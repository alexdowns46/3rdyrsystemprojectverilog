==> flow/design.v <==
module SPIBus(clk,DataIn,MOSI,SS,SCLK,MISO,DataOut);
input clk,SCLK,MOSI,SS;  
input [7:0] DataIn;	    
output MISO;				 
output [7:0] DataOut;	 
reg [2:0] SCLKreg;		 
reg [2:0] SSreg;			 
reg [1:0] MOSIreg;		 
reg [2:0] BitCount;  
reg GotByte;			 
reg [7:0] InputBuffer;
reg [7:0] OutputBuffer;
reg [7:0] Count;
reg [7:0] DataOut;
wire SCLKRise = (SCLKreg[2:1]==2'b01);  
wire SCLKFall = (SCLKreg[2:1]==2'b10);	 
wire SSActive = ~SSreg[1];  
wire SSStart = (SSreg[2:1]==2'b10);  
wire SSEnd = (SSreg[2:1]==2'b01);  
wire MOSIData=MOSIreg[1];  
always @(posedge clk) begin  
   SCLKreg <={SCLKreg[1:0], SCLK};  
	SSreg <={SSreg[1:0],SS};  
	MOSIreg <= {MOSIreg[0], MOSI};  
end
always @(posedge clk) begin
	if (BitCount==0) begin	 
		OutputBuffer<=DataIn;
		DataOut<=InputBuffer;
	end
	if(~SSActive)
		BitCount <= 3'b000;  
	else
	if(SCLKRise)
	begin	
		BitCount <= BitCount + 3'b001;  
		InputBuffer <= {InputBuffer[6:0], MOSIData};  
		OutputBuffer <= {OutputBuffer[6:0],1'b0};  
	end
end
always @(posedge clk) GotByte <=SSActive &&SCLKRise &&(BitCount==3'b111);  
assign MISO = OutputBuffer[7];  
endmodule
### Reports on SPIBus

Tool output for the design above, in the order of the flow.
Lines are those of the file above, counted from 1.
Cell names lack the library's common part.
The mark n/a stands for no value.

| set-up | value |
|---|---|
| top module | SPIBus |
| clock input | clk |
| cell library | sky130hd |
| library corner | tt_025C_1v80 |

### Word-level counts

Yosys after proc, flatten, opt, wreduce and memory -nomap, before mapping. Enables and synchronous resets that opt folds into registers are not counted as muxes. Memory bits, and registers merged into a memory's read port (data or address), are not among the register bits. Print and check cells are not counted. Equal cells are merged and count once.

| cells by class | value |
|---|---|
| $add $sub $neg | 1 |
| equality and inequality tests | 1 |
| muxes and demuxes | 3 |
| bitwise operators | 1 |
| reductions and logical operators | 2 |

Operators with widths:

| kind | number |
|---|---|
| 8-bit 2-to-1 mux | 3 |
| 3-bit by 1-bit adder with 3-bit output with constant B | 1 |
| 3-bit logical NOT | 1 |
| 2-bit by 1-bit == test with 1-bit output with constant B | 1 |
| 2-bit AND reduction | 1 |
| 1-bit NOT | 1 |

| bit counts | value |
|---|---|
| register bits | 34 |
| input port bits | 12 |
| output and inout port bits | 9 |
| elaborated cells | 15 |

### Logic depth

Depth = most cells in a row (Yosys ltp): at word level without a register or memory, in the mapped netlist without a sequential cell, where the memories' decode and read muxes count.

| logic depth | value |
|---|---|
| word-level depth | 4 |
| ABC_AREA | 0 |
| mapped depth | 6 |
| gate-level depth less buffers | 5 |

### Netlist

The flow's flattened synthesis, as Yosys stat reports it; memories are mapped. The netlist is that of the ABC_AREA named above (0 if unset); the other value can give another one.

| synthesis totals | value |
|---|---|
| cell count | 75 |
| chip area (Yosys) | 0.0011624 mm^2 |
| sequential part of the area | 0.0008408 mm^2 |
| flip-flop cells | 34 |
| buffers | 3 |

Cell types:

| cell type | number | area in all (um^2) |
|---|---|---|
| edfxtp_1 | 16 | 480.461 |
| dfxtp_1 | 18 | 360.346 |
| mux2i_1 | 9 | 90.086 |
| a21oi_2 | 7 | 61.309 |
| nor2_1 | 8 | 30.029 |
| ha_1 | 2 | 25.024 |
| buf_12 | 1 | 20.019 |
| nor2_2 | 3 | 18.768 |
| buf_6 | 1 | 11.261 |
| and2b_2 | 1 | 8.758 |
| or3b_1 | 1 | 8.758 |
| xnor2_1 | 1 | 8.758 |
| xor2_1 | 1 | 8.758 |
| inv_1 | 2 | 7.507 |
| nand3b_1 | 1 | 7.507 |
| nor2b_1 | 1 | 6.256 |
| buf_2 | 1 | 5.005 |
| inv_2 | 1 | 3.754 |

### Path before layout

Path of least setup slack by OpenSTA after synthesis, without wires, with an ideal clock, recovery checks aside; 20% of the period is set as input and as output delay. Where synthesis merged equal registers, the netlist keeps one of their names.

| timing path post-synthesis | value |
|---|---|
| path kind | flip-flop to flip-flop |
| from | reg BitCount[0] |
| to | reg OutputBuffer[1] |
| clock period | 1.37 ns |
| library setup time | 0.118 ns |
| time at the first pin | 0.000 ns |
| arrival time | 1.213 ns |
| required time | 1.252 ns |
| path slack | 0.039 ns |
| path delay | 1.331 ns |
| driving pins on the path | 7 |
| path buffers | 1 |
| synthesis period reached | 1.331 ns |

"path delay" is the arrival time less input delay plus setup time.
"driving pins on the path" counts driving pins, that of a launching flip-flop among them; a cell with two outputs on the path counts twice.
"synthesis period reached" = period - worst setup slack (recovery checks aside). The figure is calculated, with input and output delays left at 20% of the set period.
Between the ends stands the longest chain of elaborated cells between them, by number of cells; it is not shown to be the way that was timed. Of several equally long chains one is given.
Each line given opens the expression or statement behind the cell; cells for indexed reads and writes are added by Yosys, which also makes memories of some case tables.

| between the ends, post-synthesis | value |
|---|---|
| cell sequence | dfxtp_1 inv_1 ha_1 nor2b_1 buf_2 mux2i_1 a21oi_2 |
| length of the longest elaborated chain | 4 |
| elaborated cells between the ends (all ways) | 4 |
| source lines of those cells | 3 |
| those cells by class | mux: 3; reduce/logical: 1 |

Ends and longest elaborated chain, post-synthesis:

| item | line | RTL |
|---|---|---|
| from (decl) | 9 | `reg [2:0] BitCount;` |
| from (assign) | 32 | `BitCount <= 3'b000;` |
| from (assign) | 36 | `BitCount <= BitCount + 3'b001;` |
| 3-bit logical NOT | 27 | `if (BitCount==0) begin` |
| 8-bit 2-to-1 mux | 27 |  |
| 8-bit 2-to-1 mux | 34 | `if(SCLKRise)` |
| 8-bit 2-to-1 mux | 31 | `if(~SSActive)` |
| to (assign) | 28 | `OutputBuffer<=DataIn;` |
| to (assign) | 38 | `OutputBuffer <= {OutputBuffer[6:0],1'b0};` |
| to (decl) | 12 | `reg [7:0] OutputBuffer;` |

### Worst path after layout

Path of least setup slack in the final report of stored run 2 (OpenROAD, finished layout, wires in). Where an end is a register, its clock arrival counts in the times.

| timing path after layout | value |
|---|---|
| path kind | flip-flop to flip-flop |
| from | reg BitCount[1] |
| to | reg OutputBuffer[3] |
| clock period | 1.36 ns |
| library setup time | 0.11 ns |
| time at the first pin | 0.28 ns |
| arrival time | 1.45 ns |
| required time | 1.53 ns |
| path slack | 0.09 ns |
| driving pins on the path | 7 |
| path buffers | 1 |

Between the ends stands the longest chain of elaborated cells between them, by number of cells; it is not shown to be the way that was timed. Of several equally long chains one is given.

| between the ends, after layout | value |
|---|---|
| cell sequence | dfxtp_1 inv_1 ha_1 nor2b_2 buf_12 mux2i_2 a21oi_2 |
| length of the longest elaborated chain | 4 |
| elaborated cells between the ends (all ways) | 4 |
| source lines of those cells | 3 |
| those cells by class | mux: 3; reduce/logical: 1 |

Ends and longest elaborated chain, after layout:

| item | line | RTL |
|---|---|---|
| from (decl) | 9 | `reg [2:0] BitCount;` |
| from (assign) | 32 | `BitCount <= 3'b000;` |
| from (assign) | 36 | `BitCount <= BitCount + 3'b001;` |
| 3-bit logical NOT | 27 | `if (BitCount==0) begin` |
| 8-bit 2-to-1 mux | 27 |  |
| 8-bit 2-to-1 mux | 34 | `if(SCLKRise)` |
| 8-bit 2-to-1 mux | 31 | `if(~SSActive)` |
| to (assign) | 28 | `OutputBuffer<=DataIn;` |
| to (assign) | 38 | `OutputBuffer <= {OutputBuffer[6:0],1'b0};` |
| to (decl) | 12 | `reg [7:0] OutputBuffer;` |

FLOW RESULTS
============

Design SPIBus on sky130hd. What follows are 2 stored runs of the flow, each under its own settings; their order means nothing. The constraints put input and output delay at 20% of the set period each and load the outputs with 0.01 pF.
"achieved clock period" means the clock period less the worst setup slack. The figure is calculated, with input and output delays left at 20% of the set period.
By "worst path time" is meant the share of the clock period that the worst setup path is allowed (20% is reserved at inputs, 20% at outputs), minus its slack. Clock arrival times at its registers enter into it.
By "total power of the final layout" is meant OpenSTA's value without simulated activity: inputs other than the clock are taken to toggle once in ten clock periods, and the tool carries that through the logic.

#### Stored run 1

| setting | value |
|---|---|
| period_ns | `0.971` |
| CORE_UTILIZATION | `71` |
| SETUP_SLACK_MARGIN | `0.27` |
| PLACE_DENSITY_LB_ADDON | `0.01` |
| CORE_MARGIN | `6` |
| CELL_PAD_IN_SITES_DETAIL_PLACEMENT | `2` |
| ABC_AREA | `0` |
| GPL_ROUTABILITY_DRIVEN | `0` |
| CTS_CLUSTER_DIAMETER | `339` |
| CAP_MARGIN | `15` |
| MAX_ROUTING_LAYER | `met4` |
| SLEW_MARGIN | `20` |

Incomplete, placement halted on a tool error.

#### Stored run 2

| setting | value |
|---|---|
| period_ns | `1.36` |
| CORE_UTILIZATION | `26` |
| CAP_MARGIN | `20` |
| CORE_MARGIN | `2` |
| SLEW_MARGIN | `20` |

| result | value |
|---|---|
| utilization in the final report | 36.6% |
| achieved clock period | 1.274 ns |
| setup TNS | 0.000 ns |
| synthesized cell area | 0.0011624 mm^2 |
| post-route worst hold slack | 0.328 ns |
| std-cell area (final layout) | 0.0015828 mm^2 |
| worst setup slack after layout | 0.086 ns |
| full die area | 0.0050211 mm^2 |
| worst path time | 1.27 ns |
| type of the worst setup path | flip-flop to flip-flop |
| total power of the final layout | 2516 uW |
