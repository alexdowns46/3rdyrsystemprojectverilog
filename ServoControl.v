==> flow/design.v <==
module ServoControl(clk, PosIn, SigOut);
input clk;
input [7:0] PosIn;  
output SigOut;
reg SigOut;
reg [5:0] ClkCycles = 50;  
reg [5:0] CycleCount = 0;	 
reg [15:0] MicroCount = 0;	 
reg [10:0] intv = 1000;
reg [7:0] Pos;
reg [3:0] i = 0;
initial begin
end
always @(posedge clk)
begin
	intv = 1000+(((Pos*1000)/90));  
	if (CycleCount < ClkCycles)  
		CycleCount=CycleCount+1; 
	if (CycleCount >= ClkCycles) begin	 
			MicroCount=MicroCount+1;	 
			CycleCount = 0;				 
		end
	if (MicroCount > intv)
		SigOut =0;					 
	else
		SigOut = 1;					 
	if (MicroCount > 20000) begin	 
		MicroCount = 0;				 
	end
end
endmodule
* Tool chain data of ServoControl
The steps from the RTL of ServoControl to its reports follow in flow order. Line numbers count from 1 in the design file above. Operators carry their Yosys type and port widths (W data, S select, Z words). Library cell names are shortened. The mark -- stands for no value.
Inputs: top ServoControl, clock port clk, cell library sky130hd, timing corner tt_025C_1v80

* Elaborated design
Source: Yosys, flattened and elaborated, memories not mapped. Widths are those after wreduce; folded enables and synchronous resets count as part of the registers. Registers that Yosys merges into a memory's read port (data or address) are not register bits. Print and check cells do not count. Equal cells are merged and count once.
Cells by class: $add $sub $neg 3, order comparisons 4, muxes and demuxes 3, $mul 1, div/mod/pow operators 1
Operator list (number):
- $div A32 B7 Y32 const B | 1
- $mul A8 B7 Y15 const B | 1
- $add A16 B1 Y16 const B | 1
- $gt A16 B11 Y1 | 1
- $gt A16 B15 Y1 const B | 1
- $mux W16 | 1
- $add A10 B11 Y11 const A | 1
- $add A6 B1 Y6 const B | 1
- $ge A6 B6 Y1 const B | 1
- $lt A6 B6 Y1 const B | 1
- $mux W6 | 1
- $mux W1 | 1
Storage and ports: output and inout port bits 1, register bits after elaboration 23, cells after elaboration 15, bits of input ports 9

* Depth
Longest topological path by Yosys (ltp), each cell counted once; first at word level (registers and memories cut), then after technology mapping (sequential cells cut; the memories' decode and read muxes count).
Depth: word-level depth 6, ABC_AREA 1, gate-level depth with buffers 17, gate-level depth less buffers 16

* Mapped cells and area
Yosys stat after the flow's synthesis: flattened, memories mapped to cells. It holds for the ABC_AREA given above (unset counts as 0); a run with the other value may have another netlist.
Mapped netlist: cells in the netlist 244, area of sequential cells 460.4 sq um, buffer cells 5, synthesis area 1615.3 sq um, flip-flop cells 23
Cell types:
- dfxtp_1 | number 23, area in all 460.442 sq um
- nand2_1 | number 67, area in all 251.491 sq um
- nand3_1 | number 26, area in all 130.125 sq um
- inv_1 | number 30, area in all 112.608 sq um
- a21oi_2 | number 12, area in all 105.101 sq um
- nor2_1 | number 24, area in all 90.086 sq um
- xor2_1 | number 8, area in all 70.067 sq um
- a21oi_1 | number 9, area in all 45.043 sq um
- nand4_1 | number 6, area in all 37.536 sq um
- nand3_4 | number 2, area in all 35.034 sq um
- buf_6 | number 3, area in all 33.782 sq um
- ha_1 | number 2, area in all 25.024 sq um
- nand2_4 | number 2, area in all 22.522 sq um
- nor3_1 | number 4, area in all 20.019 sq um
- inv_2 | number 5, area in all 18.768 sq um
- nand2_2 | number 3, area in all 18.768 sq um
- nor2_2 | number 3, area in all 18.768 sq um
- or2_2 | number 3, area in all 18.768 sq um
Not listed: further types 9, cells in them 12.

* Worst setup path after synthesis
Source: OpenSTA report_checks on the synthesized netlist (no wires, ideal clock, input and output delay 20% of the period each), path of least setup slack; recovery checks are left aside. Register names are those of the netlist, which keeps one name where synthesis merged equal registers.
Path post-synthesis: path type register to register, from register CycleCount[0], to register MicroCount[10], setup time 119 ps, stages 15, setup slack 1382 ps, clock period 3480 ps, launch time at the first pin 0 ps, buffers on the path 2, arrival 1979 ps, delay of the path 2098 ps, synthesis period reached 2098 ps
"delay of the path" is the arrival time less input delay plus setup time. "stages" counts driving pins, that of a launching flip-flop among them; a cell with two outputs on the path counts twice. "synthesis period reached" = period - worst setup slack (recovery checks aside). The figure is calculated, with input and output delays left at 20% of the set period. The rows between start and end are the longest chain of elaborated cells between them; the timing report does not say that the signal goes this way. Where chains are equally long, one stands for them. A line is the first line of the expression or statement that the cell stems from. Yosys adds cells for indexed reads and writes and turns some case tables into memories.
On the way, post-synthesis: path through dfxtp_1 -> ha_1 -> nand3_1 -> xor2_1 -> a21oi_4 -> buf_4 -> nand3_1 -> nand2_1 -> nor2_1 -> nand2_1 -> nand2_1 -> nand2_1 -> nand2_2 -> buf_4 -> a21oi_2, length of the longest elaborated chain 5
Ends and longest elaborated chain, post-synthesis:
- start: declaration | line 7 | reg [5:0] CycleCount = 0;
- start: assignment | line 18 | CycleCount=CycleCount+1;
- start: assignment | line 21 | CycleCount = 0;
- $add A6 B1 Y6 | line 18
- $mux W6 | line 17 | if (CycleCount < ClkCycles)
- $ge A6 B6 Y1 | line 19 | if (CycleCount >= ClkCycles) begin
- $mux W16 | line 19
- $gt A16 B15 Y1 | line 27 | if (MicroCount > 20000) begin
- end: assignment | line 20 | MicroCount=MicroCount+1;
- end: assignment | line 28 | MicroCount = 0;
- end: declaration | line 8 | reg [15:0] MicroCount = 0;

* Worst path after layout
From the final timing report of run A: the path of least setup slack in the routed layout; clock arrival at registers is part of the times. The report prints the path's times to 10 ps; the period is as set.
Path post-layout: path type register to register, from register CycleCount[1], to register MicroCount[1], buffers on the path 0, setup slack 1290 ps, stages 14, launch time at the first pin 330 ps, clock period 4180 ps, setup time 110 ps, arrival 3110 ps
The rows between start and end are the longest chain of elaborated cells between them; the timing report does not say that the signal goes this way. Where chains are equally long, one stands for them.
On the way, post-layout: path through dfxtp_1 -> ha_1 -> nand3_1 -> xor2_1 -> a21oi_4 -> nand2_4 -> nand2_1 -> nand2_1 -> nor2_1 -> nand2_1 -> nand2_1 -> nand2_1 -> nand2_2 -> a21oi_1, length of the longest elaborated chain 5
Ends and longest elaborated chain, post-layout:
- start: declaration | line 7 | reg [5:0] CycleCount = 0;
- start: assignment | line 18 | CycleCount=CycleCount+1;
- start: assignment | line 21 | CycleCount = 0;
- $lt A6 B6 Y1 | line 17 | if (CycleCount < ClkCycles)
- $mux W6 | line 17
- $ge A6 B6 Y1 | line 19 | if (CycleCount >= ClkCycles) begin
- $mux W16 | line 19
- $gt A16 B15 Y1 | line 27 | if (MicroCount > 20000) begin
- end: assignment | line 20 | MicroCount=MicroCount+1;
- end: assignment | line 28 | MicroCount = 0;
- end: declaration | line 8 | reg [15:0] MicroCount = 0;

Hand-over note for ServoControl

Design ServoControl on sky130hd. What follows are 2 stored runs of the flow, each under its own settings; their order means nothing. The constraints put input and output delay at 20% of the set period each and load the outputs with 0.01 pF.
By "period achieved" is meant the clock period of the run minus its worst setup slack. This is arithmetic on one report: input and output delays are still those of the set period (20% each).
"worst path time" means the part of the period allowed to the worst setup path (the constraints hold back 20% at inputs and 20% at outputs) less its slack; where the path has registers, the arrival times of their clocks count too.
"worst path time" is known to 10 ps.

[run A] flow files
==> flow/run.sh <==
#!/bin/bash
# the make line also repeats the synthesis and layout settings of config.mk as NAME=value (left out here)
make -C /OpenROAD-flow-scripts/flow DESIGN_CONFIG=/design/flow/config.mk WORK_HOME=/design/flow/orfs CLKGATE_MAP_FILE= finish
==> flow/config.mk <==
export PLATFORM = sky130hd
export DESIGN_NAME = ServoControl
export DESIGN_NICKNAME = ServoControl
export VERILOG_FILES = /design/flow/design.v
export SDC_FILE = /design/flow/constraint.sdc
export NUM_CORES = 4
export LEC_CHECK = 0
export ABC_AREA = 1
export CAP_MARGIN = 35
export CORE_ASPECT_RATIO = 0.84
export CORE_MARGIN = 2
export CORE_UTILIZATION = 66
export CTS_CLUSTER_SIZE = 76
export MIN_ROUTING_LAYER = met2
export PLACE_DENSITY = 0.46
export SETUP_SLACK_MARGIN = -0.22
export SLEW_MARGIN = 10
==> flow/constraint.sdc <==
create_clock -name core_clock -period 4.18 [get_ports {clk}]
set_input_delay 0.8360 -clock core_clock [delete_from_list [all_inputs] [get_ports {clk}]]
set_output_delay 0.8360 -clock core_clock [all_outputs]
set_load 0.01 [all_outputs]

[run A] result: area of the synthesized netlist 1615.3 sq um; overall die area 2860.5 sq um; standard-cell area after layout 1640.3 sq um; utilization after routing 70.6 %; worst setup slack after layout 1291 ps; period achieved 2889 ps; worst path time 2890 ps; kind of the worst setup path register to register

[run B] flow files
==> flow/run.sh <==
#!/bin/bash
# the make line also repeats the synthesis and layout settings of config.mk as NAME=value (left out here)
make -C /OpenROAD-flow-scripts/flow DESIGN_CONFIG=/design/flow/config.mk WORK_HOME=/design/flow/orfs CLKGATE_MAP_FILE= finish
==> flow/config.mk <==
export PLATFORM = sky130hd
export DESIGN_NAME = ServoControl
export DESIGN_NICKNAME = ServoControl
export VERILOG_FILES = /design/flow/design.v
export SDC_FILE = /design/flow/constraint.sdc
export NUM_CORES = 4
export LEC_CHECK = 0
export CAP_MARGIN = 20
export CORE_MARGIN = 2
export CORE_UTILIZATION = 43
export SLEW_MARGIN = 20
==> flow/constraint.sdc <==
create_clock -name core_clock -period 3.78 [get_ports {clk}]
set_input_delay 0.7560 -clock core_clock [delete_from_list [all_inputs] [get_ports {clk}]]
set_output_delay 0.7560 -clock core_clock [all_outputs]
set_load 0.01 [all_outputs]

[run B] result: area of the synthesized netlist 1492.7 sq um; overall die area 3958.9 sq um; standard-cell area after layout 1614.0 sq um; utilization after routing 48.4 %; worst setup slack after layout 469 ps; period achieved 3311 ps; worst path time 3310 ps; kind of the worst setup path register to register

End of note.
